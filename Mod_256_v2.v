==> flow/design.v <==
module mod256_down_counter_o(
  input clk, 
  input start,
  output reg [7:0] counter_output
  );
always @ (posedge clk)
 begin
  if (start) begin
     counter_output <= 8'd0;
    if(counter_output == 8'b00000000) begin
      counter_output <= 8'b11111111;
         end
    else begin
      counter_output = counter_output - 1'b1;
         end
  end
 end
endmodule
# Tool chain data of mod256_down_counter_o
# The steps from the RTL of mod256_down_counter_o to its reports follow in flow order.
# Line numbers count from 1 in the design file above.
# Cell names lack the library's common part.
# The mark -- stands for no value.
[inputs]
top = "mod256_down_counter_o"
clock_port = "clk"
lib = "sky130hd"
lib_corner = "tt_025C_1v80"

# Elaborated design
# Source: Yosys, flattened and elaborated, memories not mapped. Widths are those after wreduce; folded enables and synchronous resets count as part of the registers. Registers that Yosys merges into a memory's read port (data or address) are not register bits. Print and check cells do not count. Equal cells are merged and count once.
[classes]
reduce_and_logical = 1
addsub = 1
[ops]
columns = ["op", "n"]
rows = [
  ["subtractor 8 x 1 -> 8 bit (second input constant)", 1],
  ["zero test 8 bit", 1],
]
[word_totals]
in_bits = 2
reg_bits = 8
out_inout_bits = 8

# Longest topological paths
# Yosys ltp: most cells in a row. Word level: on the elaborated netlist, between registers, memories and ports. Mapped: between sequential cells and ports; inverters and the memories' decode and read muxes count.
[logic_depth]
word_depth = 1
abc_area = 0
ltp_mapped = 5

# Netlist
# Yosys stat after the flow's synthesis: flattened, memories mapped to cells. It holds for the ABC_AREA given above (unset counts as 0); a run with the other value may have another netlist.
# Totals and module areas in this step are rounded.
[synth_totals]
sequential_area_mm2 = 0.00024
ffs = 8
synth_area_mm2 = 0.000457
mapped_cells = 40
[types]
columns = ["cell", "n", "type_area_um2"]
rows = [
  ["edfxtp_1", 8, 240.23],
  ["ha_1", 2, 25.024],
  ["nor4_4", 1, 21.27],
  ["nand2_1", 5, 18.768],
  ["inv_1", 4, 15.014],
  ["nand2b_1", 2, 12.512],
  ["mux2_2", 1, 11.261],
  ["a22o_2", 1, 10.01],
  ["nor3_1", 2, 10.01],
  ["o21ai_0", 2, 10.01],
  ["a31o_1", 1, 8.758],
  ["a41oi_1", 1, 8.758],
  ["nor4b_1", 1, 8.758],
  ["xnor2_1", 1, 8.758],
  ["a211oi_1", 1, 7.507],
  ["nor2_1", 2, 7.507],
  ["nor3b_1", 1, 7.507],
  ["o21bai_1", 1, 7.507],
]
# Other cell types: 3; their cells: 3.

# Path before layout
# OpenSTA on the mapped netlist: ideal clock, no wires. The path of least setup slack (recovery checks aside). Input and output delay are each 20% of the period. Register names are those of the netlist, which keeps one name where synthesis merged equal registers.
[synth_timing]
path_kind = "reg-to-reg"
start = "register counter_output[0]"
end = "register counter_output[3]"
delay_ns = 1.461
path_stages = 6
tclk_ns = 2.05
n_path_buf = 0
setup_slack_ns = 0.590
launch_ns = 0.000
setup_time_ns = 0.139
t_required_ns = 1.911
arrival_ns = 1.322
synth_period_reached_ns = 1.46
# "delay_ns" is the arrival time less input delay plus setup time.
# "path_stages" counts driving pins, that of a launching flip-flop among them; a cell with two outputs on the path counts twice.
# "synth_period_reached_ns" is the clock period less the worst setup slack; recovery checks do not enter. This is arithmetic on one report: input and output delays are still those of the set period (20% each).
# The rows between start and end are the longest chain of elaborated cells between them; the timing report does not say that the signal goes this way. Where chains are equally long, one stands for them.
# A line is the first line of the expression or statement that the cell stems from. Yosys adds cells for indexed reads and writes and turns some case tables into memories.
# At most two assigning lines are given for a register; there are more.
[synth_between]
cell_sequence = "edfxtp_1 inv_1 ha_1 nor4b_1 a211oi_1 nor2_1"
elab_chain_len = 1
[synth_rtl]
columns = ["element", "line", "rtl"]
rows = [
  ["start: declaration", 4, "output reg [7:0] counter_output"],
  ["start: assignment", 9, "counter_output <= 8'd0;"],
  ["start: assignment", 14, "counter_output = counter_output - 1'b1;"],
  ["subtractor 8 x 1 -> 8 bit", 14, ""],
  ["end: assignment", 11, "counter_output <= 8'b11111111;"],
  ["end: assignment", 14, ""],
  ["end: declaration", 4, ""],
]

# Module mod256_down_counter_o, platform sky130hd: 2 stored runs of the flow (Yosys, OpenROAD) with differing settings, in no particular order. Input and output delays are each 20% of the period that was set; the output load is 0.01 pF.

[[run]]
name = "flow run A"
[run.settings]
period_ns = 2.41
CORE_UTILIZATION = 31
PLACE_DENSITY_LB_ADDON = 0.04
CORE_ASPECT_RATIO = 1.76
CORE_MARGIN = 7
CELL_PAD_IN_SITES_DETAIL_PLACEMENT = 0
ABC_AREA = 0
CTS_CLUSTER_SIZE = 29
CAP_MARGIN = 20
SLEW_MARGIN = 20
[run.results]
outcome = "unfinished; error PDN-0185 in floorplanning"

[[run]]
name = "flow run B"
[run.settings]
period_ns = 0.945
CORE_UTILIZATION = 37
SETUP_SLACK_MARGIN = -0.0
PLACE_DENSITY = 0.62
CORE_ASPECT_RATIO = 1.63
GPL_TIMING_DRIVEN = 1
CAP_MARGIN = 0
SLEW_MARGIN = 40
MIN_ROUTING_LAYER = "met1"
MAX_ROUTING_LAYER = "met4"
CORE_MARGIN = 2
[run.results]
outcome = "unfinished; error PDN-0185 in floorplanning"
